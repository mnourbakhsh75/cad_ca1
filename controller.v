==> flow/design.v <==
`timescale 1ns / 1ns
module controller #(parameter m = 8 , n = 8)(
		input start,
		input rst, clk,
		output reg m1EN, m2EN, m3EN, m1rEN, m2rEN, m3rEN, m1wEN, m2wEN, m3wEN,
		output reg mult_ld,
		output reg [1:0] shift_cnt,
		output reg mult_rst,
		output reg [(m + n)-1:0] addr1, addr2, addr3,
		output reg done
    );
	 (* FSM_ENCODING="SEQUENTIAL", SAFE_IMPLEMENTATION="NO" *)
	parameter sum_MN = m + n - 1;
	reg [5:0] ps;
	reg [sum_MN:0] readi;
	reg [sum_MN:0] i;
	reg [sum_MN:0] j;
	reg [sum_MN:0] k;
	reg [7:0] outi;
	always @(posedge clk) begin
		if(rst) begin
			ps = 6'd0;
			outi = 8'd0;
			done = 1'b0;
			shift_cnt = 2'd0;
			readi = {sum_MN{1'b0}};  
			i = {sum_MN{1'b0}};  
			j = {sum_MN{1'b0}};  
			k = {sum_MN{1'b0}};
		end 
		else begin
			{m1EN, m2EN, m3EN, m1rEN, m2rEN, m3rEN, m1wEN, m2wEN, m3wEN, mult_ld, mult_rst}=11'b00000000000;
			case (ps)
				0: begin 
					ps = start ? 6'd1 : 6'd0;
				end
				1: begin 
					m1EN = 1'b1;
					m1wEN = 1'b1;
					addr1 = readi;
					readi = readi + 1;  
					if(readi >= (m*n) ) begin
						ps = 6'd2;
						readi = 8'd0;
					end
				end
				2: begin 
					m2EN = 1'b1;
					m2wEN = 1'b1;
					addr2 = readi;
					readi = readi + 1; 	 
					if(readi >= (m*n) ) begin
						ps = 6'd3;
						readi = 8'd0;
					end
				end
				3: begin
					addr1 = (n * i) + k;
					addr2 = j + (m * k);
					m1rEN = 1'b1;
					m2rEN = 1'b1;
					m1EN = 1'b1;
					m2EN = 1'b1;
					k = k + 1;
					ps = 6'd4;
				end
				4: begin
					mult_ld = 1'b1;
					if(k > n-1) begin
						ps = 6'd5;
						k = {sum_MN{1'd0}};
					end
					else begin
						ps = 6'd3;
					end
				end
				5: begin
					mult_rst = 1'b1;
					m3EN = 1;
					m3wEN = 1;
					addr3 = (m * i) + j;						
					j = j + 1;
					if(j > m-1) begin
						i = i + 1;
						ps = 6'd6;
						j = {sum_MN{1'd0}};
					end 
					else begin
						ps = 6'd3;
					end
				end
				6: begin
					if(i > m-1) begin
						ps = 6'd7;
					end
					else begin
						ps = 6'd3;
					end
				end
				7: begin
					addr3 = outi;
					m3EN = 1;
					m3rEN = 1;
					ps = 6'd8;		
				end
				8: begin
					if(outi >= m*m) begin
						done = 0;
					end
					else begin
						done = 1;
						outi = outi + 1;
						ps = 6'd7;
					end
				end
				default ps=0;
			endcase
		end
	end
endmodule
## Tool chain data of controller

What the tools print for controller, step after step.
Line numbers count from 1 in the design file above.
Operators: Yosys type, input widths -> output width; for muxes data width and select width s.
Library cell names are shortened.
A cell with n/a has no value.

- Top: controller
- Clock port: clk
- Standard-cell library: sky130hd
- Library corner: tt_025C_1v80

## After elaboration

Source: Yosys, flattened and elaborated, memories not mapped. Widths are those after wreduce. Registers that Yosys merges into a memory's read port (data or address) are not register bits. Print and check cells do not count.

- Register bits: 136
- Input port bits: 3
- Cells after elaboration: 87

- Add/subtract/negate cells: 8
- Order comparisons: 5
- Eq/ne operators: 12
- Mux-type cells: 25
- Bitwise operators: 2
- Reduce/logical cells: 16

Operators with widths:

| kind | number |
|---|---|
| $pmux 16 s2 | 4 |
| $add 16x1->16 const B | 4 |
| $pmux 6 s9 | 1 |
| $add 16x16->16 | 3 |
| $gt 16x3->1 const B | 3 |
| $mux 16 | 3 |
| $eq 6x3->1 const B | 4 |
| $mux 6 | 3 |
| $ge 16x7->1 const B | 1 |
| $reduce_and 2->1 | 6 |
| $eq 6x2->1 const B | 2 |
| $mux 1 | 11 |
| $mux 3 | 3 |
| $ne 2x2->1 const B | 4 |
| $reduce_bool 2->1 | 4 |
| $reduce_or 2->1 | 4 |
| $add 8x1->8 const B | 1 |
| $ge 8x7->1 const B | 1 |
| $eq 6x1->1 const B | 1 |
| $eq 6x4->1 const B | 1 |
| $logic_not 6->1 | 1 |
| $reduce_and 3->1 | 1 |
| $not 1->1 | 2 |

## Logic depth

Longest topological path by Yosys (ltp), each cell counted once; first at word level (registers and memories cut), then after technology mapping (sequential cells cut; the memories' decode and read muxes count).

- Depth after elaboration: 4
- ABC_AREA: 0
- Depth in mapped cells: 10
- Depth with buffers taken out: 10

## Netlist

Source: synth_stat.txt of the flow (Yosys; design flattened, memories mapped). It holds for the ABC_AREA given above (unset counts as 0); a run with the other value may have another netlist.
The area totals of this step are shown rounded.

- Standard cells after synthesis: 800
- Synthesis area: 7600 um^2
- Sequential area: 3400 um^2
- Mapped flip-flops: 139

Cells by type:

| cell type | number | total area (um^2) |
|---|---|---|
| edfxtp_1 | 57 | 1.71E+03 |
| dfxtp_1 | 82 | 1.64E+03 |
| ha_1 | 42 | 525.504 |
| nand2_1 | 72 | 270.259 |
| a21oi_1 | 50 | 250.24 |
| xnor2_1 | 28 | 245.235 |
| nor2_1 | 60 | 225.216 |
| o21ai_0 | 36 | 180.173 |
| and2_1 | 26 | 162.656 |
| nand3_1 | 29 | 145.139 |
| nor3_1 | 24 | 120.115 |
| inv_1 | 27 | 101.347 |
| nand4_1 | 15 | 93.84 |
| nor4_1 | 14 | 87.584 |
| o41ai_1 | 10 | 87.584 |
| xor2_1 | 10 | 87.584 |
| a21o_1 | 11 | 82.579 |
| mux2_2 | 7 | 78.826 |

Other cell types: 47; their cells: 200.

## Path before layout

Path of least setup slack by OpenSTA after synthesis, without wires, with an ideal clock, recovery checks aside; 20% of the period is set as input and as output delay. Where synthesis merged equal registers, the netlist keeps one of their names.

- Path kind: register -> register
- Start: register readi[0]
- End: register readi[5]
- Clock period: 2840 ps
- Library setup time: 70 ps
- Time at the first pin: 0 ps
- Data arrival time: 2506 ps
- Setup slack: 264 ps
- Delay of the path: 2576 ps
- Stages on the path: 10
- Path buffers: 1
- Period reached after synthesis: 2576 ps

"delay of the path" = arrival - input delay + setup time.
"stages on the path" counts driving pins, that of a launching flip-flop among them; a cell with two outputs on the path counts twice.
"period reached after synthesis" is the clock period less the worst setup slack; recovery checks do not enter. This is arithmetic on one report: input and output delays are still those of the set period (20% each).
The rows between start and end are the longest chain of elaborated cells between them; the timing report does not say that the signal goes this way. Where chains are equally long, one stands for them.
A line is the first line of the expression or statement that the cell stems from. Yosys adds cells for indexed reads and writes and turns some case tables into memories.
A register here has more assigning lines than the two given.

- Cell sequence: dfxtp_1 > ha_1 > and3_1 > a311oi_1 > a21oi_1 > or3_1 > clkbuf_1 > or3_4 > or4b_1 > a21oi_1
- Cells in the longest elaborated chain: 3

Ends and longest elaborated chain, after synthesis:

| what | line | RTL |
|---|---|---|
| start: declaration | 15 | `reg [sum_MN:0] readi;` |
| start: assignment | 41 | `readi = readi + 1;` |
| start: assignment | 51 | `readi = readi + 1;` |
| $add 16x1->16 | 41 |  |
| $ge 16x7->1 | 42 | `if(readi >= (m*n) ) begin` |
| $mux 16 | 42 |  |
| end: assignment | 41 |  |
| end: assignment | 51 |  |
| end: declaration | 15 |  |

## Timing after layout

From the final timing report of run 1: the path of least setup slack in the routed layout; clock arrival at registers is part of the times.
The report prints the path's times to 10 ps; the period is as set.

- Path kind: register -> register
- Start: register j[3]
- End: register j[2]
- Clock period: 3180 ps
- Library setup time: 70 ps
- Time at the first pin: 440 ps
- Data arrival time: 3230 ps
- Setup slack: 320 ps
- Stages on the path: 12
- Path buffers: 4

The rows between start and end are the longest chain of elaborated cells between them; the timing report does not say that the signal goes this way. Where chains are equally long, one stands for them.
A register here has more assigning lines than the two given.

- Cell sequence: dfxtp_4 > buf_6 > nand3_4 > buf_4 > nor4_4 > nand4b_1 > o311a_1 > nor3_4 > buf_6 > buf_4 > nand4b_1 > a21oi_2
- Cells in the longest elaborated chain: 3

Ends and longest elaborated chain, after layout:

| what | line | RTL |
|---|---|---|
| start: declaration | 17 | `reg [sum_MN:0] j;` |
| start: assignment | 28 | `j = {sum_MN{1'b0}};` |
| start: assignment | 82 | `j = j + 1;` |
| $add 16x1->16 | 82 |  |
| $gt 16x3->1 | 83 | `if(j > m-1) begin` |
| $mux 16 | 83 |  |
| end: assignment | 82 |  |
| end: assignment | 86 | `j = {sum_MN{1'd0}};` |
| end: declaration | 17 |  |

Memo
Re: implementation data of controller

Measured results for controller: 2 stored runs of the Yosys and OpenROAD flow on sky130hd. The settings differ; the order carries no meaning. The constraints put input and output delay at 20% of the set period each and load the outputs with 0.01 pF.
"clock period achieved": clock period set for the run, less the worst setup slack. It is reckoned from that one timing run; input and output delays stay at 20% of the period that was set.
"critical setup path time" means the part of the period allowed to the worst setup path (the constraints hold back 20% at inputs and 20% at outputs) less its slack; where the path has registers, the arrival times of their clocks count too.
"power consumption" is the tool's figure for a default switching activity; nothing was simulated.
"critical setup path time" is given in steps of 10 ps.
The results are shown rounded.

### Run 1

==> flow/run.sh <==
#!/bin/bash
# the make line also repeats the synthesis and layout settings of config.mk as NAME=value (left out here)
make -C /OpenROAD-flow-scripts/flow DESIGN_CONFIG=/design/flow/config.mk WORK_HOME=/design/flow/orfs CLKGATE_MAP_FILE= finish
==> flow/config.mk <==
export PLATFORM = sky130hd
export DESIGN_NAME = controller
export DESIGN_NICKNAME = controller
export VERILOG_FILES = /design/flow/design.v
export SDC_FILE = /design/flow/constraint.sdc
export NUM_CORES = 4
export LEC_CHECK = 0
export CAP_MARGIN = 20
export CORE_MARGIN = 10
export CORE_UTILIZATION = 24
export PLACE_DENSITY = 0.91
export SETUP_SLACK_MARGIN = 0.86
export SLEW_MARGIN = 20
==> flow/constraint.sdc <==
create_clock -name core_clock -period 3.18 [get_ports {clk}]
set_input_delay 0.6360 -clock core_clock [delete_from_list [all_inputs] [get_ports {clk}]]
set_output_delay 0.6360 -clock core_clock [all_outputs]
set_load 0.01 [all_outputs]

Results of run 1:
- Clock period achieved: 2859 ps
- Yosys chip area after synthesis: 7600 um^2
- Area of the die: 39000 um^2
- Standard-cell area after layout: 10000 um^2
- Post-route setup TNS: 0 ps
- Power consumption: 3.9 mW
- Critical setup path time: 2860 ps
- Worst path kind: register -> register
- Utilization after layout: 0.33
- Lowest setup slack: 320 ps
- Post-route worst hold slack: 470 ps

### Run 2

==> flow/run.sh <==
#!/bin/bash
# the make line also repeats the synthesis and layout settings of config.mk as NAME=value (left out here)
make -C /OpenROAD-flow-scripts/flow DESIGN_CONFIG=/design/flow/config.mk WORK_HOME=/design/flow/orfs CLKGATE_MAP_FILE= finish
==> flow/config.mk <==
export PLATFORM = sky130hd
export DESIGN_NAME = controller
export DESIGN_NICKNAME = controller
export VERILOG_FILES = /design/flow/design.v
export SDC_FILE = /design/flow/constraint.sdc
export NUM_CORES = 4
export LEC_CHECK = 0
export CAP_MARGIN = 35
export CELL_PAD_IN_SITES_GLOBAL_PLACEMENT = 1
export CORE_MARGIN = 2
export CORE_UTILIZATION = 39
export CTS_CLUSTER_SIZE = 31
export GPL_ROUTABILITY_DRIVEN = 1
export MAX_ROUTING_LAYER = met4
export PLACE_DENSITY_LB_ADDON = 0.19
export SLEW_MARGIN = 20
==> flow/constraint.sdc <==
create_clock -name core_clock -period 4.17 [get_ports {clk}]
set_input_delay 0.8340 -clock core_clock [delete_from_list [all_inputs] [get_ports {clk}]]
set_output_delay 0.8340 -clock core_clock [all_outputs]
set_load 0.01 [all_outputs]

Results of run 2:
- Critical setup path time: 3000 ps
- Worst path kind: register -> register
- Area of the die: 21000 um^2
- Post-route worst hold slack: 460 ps
- Standard-cell area after layout: 9000 um^2
- Lowest setup slack: 1200 ps
- Yosys chip area after synthesis: 7600 um^2
- Utilization after layout: 0.48
- Clock period achieved: 3003 ps
- Power consumption: 3.0 mW
- Post-route setup TNS: 0 ps
