==> flow/design.v <==
`timescale 1ns / 1ns
module memoryFinall #(parameter DW = 8, m = 8 , n = 8) (
		input clk,
		input readEN,
		input writeEN,
		input ramEN,
		input [(m + n)-1:0] addr,
		input [2*DW-1:0] data_in,
		output reg [2*DW-1:0] data_out
    );
	 (*RAM_STYLE="BLOCK"*)
   reg [2*DW-1:0] mat [m*n-1:0];
  always @(posedge clk)
      if (ramEN)
        if (writeEN)
          mat[addr] <= data_in;
        else if(readEN)
            data_out <= mat[addr];
endmodule
* From RTL to reports: memoryFinall
Tool output for the design above, in the order of the flow.
Line numbers count from 1 in the design file above.
Operators carry their Yosys type and port widths (W data, S select, Z words).
Library cell names are shortened.
A cell with - has no value.
- Design top :: memoryFinall
- Clock port :: clk
- Cell library :: sky130hd
- Corner :: tt_025C_1v80

* After elaboration
Source: Yosys, flattened and elaborated, memories not mapped. Widths are those after wreduce. Registers that Yosys merges into a memory's read port (data or address) are not register bits. Print and check cells do not count. Equal cells are merged and count once.
Yosys's memory passes give these memory sizes; they may raise the number of words (mostly to a power of two), join words into wider ones and drop unused or constant bits.
- Multiplexer cells :: 6
- Bitwise gates (word level) :: 1
- Reductions and logical operators :: 1
** Operator list (number)
- $mux W16 :: 2
- $mux W6 :: 2
- $reduce_and A3 Y1 :: 1
- $mux W1 :: 2
- $not A1 Y1 :: 1
- Flip-flop bits (word level) :: 0
- Bits in writable memories :: 1024
- Word width x clocked read ports :: 16
- Memories kept :: 1
- Input port bits :: 36
** Memories
- mat :: depth 64, width 16, rd ports 1, write ports 1, RTL line 12 : reg [2*DW-1:0] mat [m*n-1:0];

* Depth
Yosys ltp: most cells in a row. Word level: on the elaborated netlist, between registers, memories and ports. Mapped: between sequential cells and ports; inverters and the memories' decode and read muxes count.
- Depth after elaboration :: 2
- ABC_AREA :: 0
- Gate-level depth with buffers :: 10

* Netlist
Source: synth_stat.txt of the flow (Yosys; design flattened, memories mapped). It holds for the ABC_AREA given above (unset counts as 0); a run with the other value may have another netlist.
- Cells in the netlist :: 2275
- Synthesis area :: 40558.9 sq um
- Sequential part of the area :: 31230.0 sq um
- Flip-flops :: 1040
- Buffer cells :: 164
** Cells by type
- edfxtp_1 :: number 1040, area in all 3.12E+04 sq um
- mux4_2 :: number 59, area in all 1.33E+03 sq um
- a22oi_1 :: number 158, area in all 1.19E+03 sq um
- a221oi_1 :: number 112, area in all 980.941 sq um
- mux2i_1 :: number 79, area in all 790.758 sq um
- mux2_2 :: number 42, area in all 472.954 sq um
- o22ai_1 :: number 73, area in all 456.688 sq um
- nand2_1 :: number 91, area in all 341.578 sq um
- nand2b_1 :: number 51, area in all 319.056 sq um
- buf_2 :: number 61, area in all 305.293 sq um
- nor2_1 :: number 69, area in all 258.998 sq um
- clkbuf_1 :: number 66, area in all 247.738 sq um
- nor3b_1 :: number 33, area in all 247.738 sq um
- a21oi_1 :: number 46, area in all 230.221 sq um
- and3_1 :: number 32, area in all 200.192 sq um
- o21ai_0 :: number 34, area in all 170.163 sq um
- buf_6 :: number 14, area in all 157.651 sq um
- mux2_4 :: number 10, area in all 150.144 sq um
Other cell types: 32; their cells: 205.

* Path before layout
Source: OpenSTA report_checks on the synthesized netlist (no wires, ideal clock, input and output delay 20% of the period each), path of least setup slack; recovery checks are left aside. Register names are those of the netlist, which keeps one name where synthesis merged equal registers.
- Path type :: input -> register
- Start point :: input addr[1]
- End point :: memory mat[10][0]
- Clock period :: 2.94 ns
- External input delay :: 0.588 ns
- Setup time :: 0.388 ns
- Launch time at the first pin :: 0.588 ns
- Arrival time :: 2.433 ns
- Setup slack :: 0.119 ns
- Path delay :: 2.233 ns
- Stages on the path :: 8
- Path buffers :: 5
- Period reached after synthesis :: 2.821 ns
"path delay" = arrival - input delay + setup time.
"stages on the path" counts driving pins, that of a launching flip-flop among them; a cell with two outputs on the path counts twice.
"period reached after synthesis" = period - worst setup slack (recovery checks aside). The figure is calculated, with input and output delays left at 20% of the set period.
Between the ends stands the longest chain of elaborated cells between them, by number of cells; it is not shown to be the way that was timed. Of several equally long chains one is given.
A line is the first line of the expression or statement that the cell stems from. Yosys adds cells for indexed reads and writes and turns some case tables into memories.
- Path through :: buf_6 -> buf_6 -> nor2b_1 -> buf_4 -> buf_6 -> clkbuf_1 -> nand2_1 -> nor2_1
- Cells in the longest elaborated chain :: 2
** RTL lines, path post-synthesis
- start, declared :: RTL line 7 : input [(m + n)-1:0] addr,
- $mux W6 :: RTL line 15 : if (writeEN)
- $mux W6 :: RTL line 14 : if (ramEN)
- end, declared :: RTL line 12 : reg [2*DW-1:0] mat [m*n-1:0];

* Worst path after layout
Path of least setup slack in the final report of entry A (OpenROAD, finished layout, wires in). Where an end is a register, its clock arrival counts in the times.
- Path type :: input -> register
- Start point :: input addr[5]
- End point :: register data_out[5]
- Clock period :: 3.5 ns
- External input delay :: 0.70 ns
- Setup time :: 0.29 ns
- Launch time at the first pin :: 0.70 ns
- Arrival time :: 3.02 ns
- Setup slack :: 0.84 ns
- Stages on the path :: 8
- Path buffers :: 3
- Path through :: clkdlybuf4s50_1 -> inv_1 -> nand3_1 -> buf_4 -> a31oi_1 -> nor4_1 -> buf_4 -> nand4_1
** RTL lines, path post-layout
- start, declared :: RTL line 7 : input [(m + n)-1:0] addr,
- end, declared :: RTL line 9 : output reg [2*DW-1:0] data_out
Chain of elaborated cells between the ends: none given.

==> results <==
Flow measurements of memoryFinall on sky130hd: 2 stored runs with different settings, listed in no order. Input and output delays are each 20% of the period that was set; the output load is 0.01 pF.
"clock period reached": clock period set for the run, less the worst setup slack. It is reckoned from that one timing run; input and output delays stay at 20% of the period that was set.
"worst path time" = time allowed to the worst setup path (clock period - input delay - output delay, where it has them) - its slack; a late launch clock adds to it, a late capture clock takes from it.
"overall power" rests on the timing tool's default activity at the inputs, not on a simulated workload.

* Entry A
** Files
==> flow/run.sh <==
#!/bin/bash
# the make line also repeats the synthesis and layout settings of config.mk as NAME=value (left out here)
make -C /OpenROAD-flow-scripts/flow DESIGN_CONFIG=/design/flow/config.mk WORK_HOME=/design/flow/orfs CLKGATE_MAP_FILE= finish
==> flow/config.mk <==
export PLATFORM = sky130hd
export DESIGN_NAME = memoryFinall
export DESIGN_NICKNAME = memoryFinall
export VERILOG_FILES = /design/flow/design.v
export SDC_FILE = /design/flow/constraint.sdc
export NUM_CORES = 4
export LEC_CHECK = 0
export CAP_MARGIN = 20
export CORE_MARGIN = 2
export CORE_UTILIZATION = 40
export SETUP_SLACK_MARGIN = -0.05
export SLEW_MARGIN = 20
==> flow/constraint.sdc <==
create_clock -name core_clock -period 3.5 [get_ports {clk}]
set_input_delay 0.7000 -clock core_clock [delete_from_list [all_inputs] [get_ports {clk}]]
set_output_delay 0.7000 -clock core_clock [all_outputs]
set_load 0.01 [all_outputs]
** Results
- Clock period reached :: 2.664 ns
- Worst-case hold slack :: 0.587 ns
- Worst path time :: 1.96 ns
- Worst setup path kind :: input -> register
- Netlist area reported by Yosys :: 40558.9 sq um
- Total negative slack :: 0.000 ns
- Utilization of the finished layout :: 46.6 %
- Die area :: 103961.0 sq um
- Standard-cell area of the final layout :: 46716.1 sq um
- Setup slack of the worst path :: 0.836 ns
- Overall power :: 25.807 mW

* Entry B
** Files
==> flow/run.sh <==
#!/bin/bash
# the make line also repeats the synthesis and layout settings of config.mk as NAME=value (left out here)
make -C /OpenROAD-flow-scripts/flow DESIGN_CONFIG=/design/flow/config.mk WORK_HOME=/design/flow/orfs CLKGATE_MAP_FILE= finish
==> flow/config.mk <==
export PLATFORM = sky130hd
export DESIGN_NAME = memoryFinall
export DESIGN_NICKNAME = memoryFinall
export VERILOG_FILES = /design/flow/design.v
export SDC_FILE = /design/flow/constraint.sdc
export NUM_CORES = 4
export LEC_CHECK = 0
export CAP_MARGIN = 20
export CELL_PAD_IN_SITES_DETAIL_PLACEMENT = 2
export CORE_ASPECT_RATIO = 1.95
export CORE_MARGIN = 2
export CORE_UTILIZATION = 44
export CTS_CLUSTER_DIAMETER = 367
export CTS_CLUSTER_SIZE = 66
export GPL_ROUTABILITY_DRIVEN = 0
export GPL_TIMING_DRIVEN = 1
export MAX_ROUTING_LAYER = met4
export MIN_ROUTING_LAYER = met2
export PLACE_DENSITY_LB_ADDON = 0.16
export SLEW_MARGIN = 20
export TNS_END_PERCENT = 55
==> flow/constraint.sdc <==
create_clock -name core_clock -period 1.94 [get_ports {clk}]
set_input_delay 0.3880 -clock core_clock [delete_from_list [all_inputs] [get_ports {clk}]]
set_output_delay 0.3880 -clock core_clock [all_outputs]
set_load 0.01 [all_outputs]
** Results
Not finished: routing ended with error DRT-0255.
